==> flow/design.v <==
module RegisterFile(
  input        clock,
  input        reset,
  input  [4:0] io_adr,
  input        io_regWe,
  input  [7:0] io_writeData,
  output [7:0] io_readVal
);
  reg [7:0] regFile [0:255];  
  wire [7:0] regFile_MPORT_data;  
  wire [7:0] regFile_MPORT_addr;  
  wire [7:0] regFile_MPORT_1_data;  
  wire [7:0] regFile_MPORT_1_addr;  
  wire  regFile_MPORT_1_mask;  
  wire  regFile_MPORT_1_en;  
  assign regFile_MPORT_addr = {{3'd0}, io_adr};
  assign regFile_MPORT_data = regFile[regFile_MPORT_addr];  
  assign regFile_MPORT_1_data = io_writeData;
  assign regFile_MPORT_1_addr = {{3'd0}, io_adr};
  assign regFile_MPORT_1_mask = 1'h1;
  assign regFile_MPORT_1_en = io_regWe;
  assign io_readVal = regFile_MPORT_data;  
  always @(posedge clock) begin
    if(regFile_MPORT_1_en & regFile_MPORT_1_mask) begin
      regFile[regFile_MPORT_1_addr] <= regFile_MPORT_1_data;  
    end
  end
endmodule
# [Step by step through the tools: RegisterFile]
# The steps from the RTL of RegisterFile to its reports follow in flow order.
# Line numbers count from 1 in the design file above.
# Operators carry their Yosys type and port widths (W data, S select, Z words).
# A cell with n/a has no value.
[design] top="RegisterFile" clock="clock" lib="sky130hd" corner="tt_025C_1v80"

# [Word-level counts]
# Counts by Yosys on the flattened word-level netlist (proc, flatten, opt, wreduce; memories kept). Register bits leave out memories and registers merged into their read ports (data or address); mux counts leave out enables and synchronous resets folded into registers. Print and check cells are left out. Cells with the same type and inputs are merged into one.
# Memory sizes are those after Yosys's memory passes, which may raise the word count (mostly to a power of two), join words into wider ones and drop unused or constant bits.
[word_totals] regBits=0 ramBits=2048 memories=1 out_inout_bits=8
[classes] n_mux=3
[mem_list] memory="regFile" words=256 width=8 rd=1 write_ports=1 line_no=9 rtl="reg [7:0] regFile [0:255];"
[ops] operator="$mux W8" n=2
[ops] operator="$mux W1" n=1

# [Longest topological paths]
# Yosys ltp: most cells in a row. Word level: on the elaborated netlist, between registers, memories and ports. Mapped: between sequential cells and ports; inverters and the memories' decode and read muxes count.
[logic_depth] depth_word=1 abc_area=0 ltp_mapped=8 ltp_nobuf=4

# [Mapped cells and area]
# The flow's flattened synthesis, as Yosys stat reports it; memories are mapped. The netlist is that of the ABC_AREA named above (0 if unset); the other value can give another one.
# Totals and module areas in this step are rounded.
[types] cell="sky130_fd_sc_hd__edfxtp_1" n=256 type_area_um2=7.69E+03
[types] cell="sky130_fd_sc_hd__mux4_2" n=50 type_area_um2=1126.08
[types] cell="sky130_fd_sc_hd__mux2i_1" n=28 type_area_um2=280.269
[types] cell="sky130_fd_sc_hd__nor2_1" n=28 type_area_um2=105.101
[types] cell="sky130_fd_sc_hd__mux2_2" n=8 type_area_um2=90.086
[types] cell="sky130_fd_sc_hd__a31oi_1" n=10 type_area_um2=62.56
[types] cell="sky130_fd_sc_hd__buf_4" n=8 type_area_um2=60.058
[types] cell="sky130_fd_sc_hd__nor2b_1" n=9 type_area_um2=56.304
[types] cell="sky130_fd_sc_hd__a21oi_1" n=10 type_area_um2=50.048
[types] cell="sky130_fd_sc_hd__nand2_1" n=13 type_area_um2=48.797
[types] cell="sky130_fd_sc_hd__buf_2" n=8 type_area_um2=40.038
[types] cell="sky130_fd_sc_hd__nor3_1" n=8 type_area_um2=40.038
[types] cell="sky130_fd_sc_hd__clkbuf_1" n=10 type_area_um2=37.536
[types] cell="sky130_fd_sc_hd__a32oi_1" n=4 type_area_um2=35.034
[types] cell="sky130_fd_sc_hd__o2111ai_1" n=4 type_area_um2=35.034
[types] cell="sky130_fd_sc_hd__o221ai_1" n=4 type_area_um2=35.034
[types] cell="sky130_fd_sc_hd__nand2b_1" n=5 type_area_um2=31.28
[types] cell="sky130_fd_sc_hd__a221o_1" n=3 type_area_um2=30.029
# Other cell types: 12; their cells: 29.
[mapped] cell_count=495 mapped_area_um2=10000 seq_area_um2=7690 flip_flops=256 n_buf=28

# [Timing after synthesis]
# Path of least setup slack by OpenSTA after synthesis, without wires, with an ideal clock, recovery checks aside; 20% of the period is set as input and as output delay. Where synthesis merged equal registers, the netlist keeps one of their names.
[synth_path] path_type="input -> output" start="input port io_adr[1]" end="output port io_readVal[3]" tclk_ns=2.8 in_delay_ns=0.560 t_arrival_ns=2.000 slack_ns=0.240 path_delay_ns=1.440 driving_pins=6 path_buffers=3 synth_period_reached_ns=2.56
# "path_delay_ns" = arrival - input delay + setup time.
# A path that ends at an output port has no setup time.
# "driving_pins" counts driving pins, that of a launching flip-flop among them; a cell with two outputs on the path counts twice.
# "synth_period_reached_ns" = period - worst setup slack (recovery checks aside). The figure is calculated, with input and output delays left at 20% of the set period.
# The rows between start and end are the longest chain of elaborated cells between them; the timing report does not say that the signal goes this way. Where chains are equally long, one stands for them.
# A line is the first line of the expression or statement that the cell stems from. Yosys adds cells for indexed reads and writes and turns some case tables into memories.
# The chain passes a memory read, where the word-level depth is cut; so it can be longer than that depth.
[synth_via] path_cell_list="sky130_fd_sc_hd__buf_4 > sky130_fd_sc_hd__buf_4 > sky130_fd_sc_hd__buf_4 > sky130_fd_sc_hd__mux4_2 > sky130_fd_sc_hd__o2111ai_1 > sky130_fd_sc_hd__a32oi_1" elab_chain_cells=1 cells_between=1 cone_lines=1 classes_between="1 x memory"
[synth_lines] item="start: declaration" line_no=4 rtl="input  [4:0] io_adr,"
[synth_lines] item="$mem_v2 Z256 W8" line_no=9 rtl="reg [7:0] regFile [0:255];"
[synth_lines] item="end: declaration" line_no=7 rtl="output [7:0] io_readVal"

# [Worst path after layout]
# From the final timing report of record 1: the path of least setup slack in the routed layout; clock arrival at registers is part of the times.
[layout_path] path_type="register -> output" start="memory regFile[21][6]" end="output port io_readVal[6]" tclk_ns=2.55 t_arrival_ns=2.35 slack_ns=-0.31 driving_pins=5 path_buffers=1
# The rows between start and end are the longest chain of elaborated cells between them; the timing report does not say that the signal goes this way. Where chains are equally long, one stands for them.
# The chain passes a memory read, where the word-level depth is cut; so it can be longer than that depth.
[layout_via] path_cell_list="sky130_fd_sc_hd__edfxtp_1 > sky130_fd_sc_hd__mux4_2 > sky130_fd_sc_hd__mux4_2 > sky130_fd_sc_hd__mux2_4 > sky130_fd_sc_hd__buf_6" elab_chain_cells=1 cells_between=1 cone_lines=1 classes_between="1 x memory"
[layout_lines] item="start: declaration" line_no=9 rtl="reg [7:0] regFile [0:255];"
[layout_lines] item="$mem_v2 Z256 W8" line_no=9
[layout_lines] item="end: declaration" line_no=7 rtl="output [7:0] io_readVal"

Module RegisterFile, platform sky130hd: 2 stored runs of the flow (Yosys, OpenROAD) with differing settings, in no particular order. Input and output delays are each 20% of the period that was set; the output load is 0.01 pF.
"timing.achieved_period_ns" is the run's clock period less its worst setup slack. It is reckoned from that one timing run; input and output delays stay at 20% of the period that was set.
"worst_path_ns" = time allowed to the worst setup path (clock period - input delay - output delay, where it has them) - its slack; a late launch clock adds to it, a late capture clock takes from it.
By "design_power_mw" is meant OpenSTA's value without simulated activity: inputs other than the clock are taken to toggle once in ten clock periods, and the tool carries that through the logic.
Results are given in rounded form.

[flow] record 1: files
==> flow/run.sh <==
#!/bin/bash
# the make line also repeats the synthesis and layout settings of config.mk as NAME=value (left out here)
make -C /OpenROAD-flow-scripts/flow DESIGN_CONFIG=/design/flow/config.mk WORK_HOME=/design/flow/orfs CLKGATE_MAP_FILE= finish
==> flow/config.mk <==
export PLATFORM = sky130hd
export DESIGN_NAME = RegisterFile
export DESIGN_NICKNAME = RegisterFile
export VERILOG_FILES = /design/flow/design.v
export SDC_FILE = /design/flow/constraint.sdc
export NUM_CORES = 4
export LEC_CHECK = 0
export CAP_MARGIN = 20
export CORE_ASPECT_RATIO = 0.71
export CORE_MARGIN = 2
export CORE_UTILIZATION = 70
export CTS_CLUSTER_SIZE = 53
export GPL_TIMING_DRIVEN = 0
export PLACE_DENSITY_LB_ADDON = 0.19
export SETUP_SLACK_MARGIN = -0.08
export SLEW_MARGIN = 20
export TNS_END_PERCENT = 20
==> flow/constraint.sdc <==
create_clock -name core_clock -period 2.55 [get_ports {clock}]
set_input_delay 0.5100 -clock core_clock [delete_from_list [all_inputs] [get_ports {clock}]]
set_output_delay 0.5100 -clock core_clock [all_outputs]
set_load 0.01 [all_outputs]

[flow] record 1: metrics
[metrics] post_synth_area_um2 = 10000
[metrics] timing.achieved_period_ns = 2.862
[metrics] final_die_area_um2 = 15300
[metrics] design_power_mw = 8.48
[metrics] fin_ws_ns = -0.312
[metrics] util_frac = 0.835
[metrics] worst_path_ns = 2.35
[metrics] path_kind = register -> output

[flow] record 2: files
==> flow/run.sh <==
#!/bin/bash
# the make line also repeats the synthesis and layout settings of config.mk as NAME=value (left out here)
make -C /OpenROAD-flow-scripts/flow DESIGN_CONFIG=/design/flow/config.mk WORK_HOME=/design/flow/orfs CLKGATE_MAP_FILE= finish
==> flow/config.mk <==
export PLATFORM = sky130hd
export DESIGN_NAME = RegisterFile
export DESIGN_NICKNAME = RegisterFile
export VERILOG_FILES = /design/flow/design.v
export SDC_FILE = /design/flow/constraint.sdc
export NUM_CORES = 4
export LEC_CHECK = 0
export CAP_MARGIN = 25
export CELL_PAD_IN_SITES_DETAIL_PLACEMENT = 0
export CORE_MARGIN = 6
export CORE_UTILIZATION = 59
export GPL_TIMING_DRIVEN = 0
export MAX_ROUTING_LAYER = met4
export PLACE_DENSITY_LB_ADDON = 0.1
export SLEW_MARGIN = 20
==> flow/constraint.sdc <==
create_clock -name core_clock -period 3.63 [get_ports {clock}]
set_input_delay 0.7260 -clock core_clock [delete_from_list [all_inputs] [get_ports {clock}]]
set_output_delay 0.7260 -clock core_clock [all_outputs]
set_load 0.01 [all_outputs]

[flow] record 2: metrics
[metrics] fin_ws_ns = 0.044
[metrics] final_die_area_um2 = 20300
[metrics] post_synth_area_um2 = 10000
[metrics] design_power_mw = 6.05
[metrics] util_frac = 0.695
[metrics] worst_path_ns = 2.13
[metrics] path_kind = input -> output
[metrics] timing.achieved_period_ns = 3.586
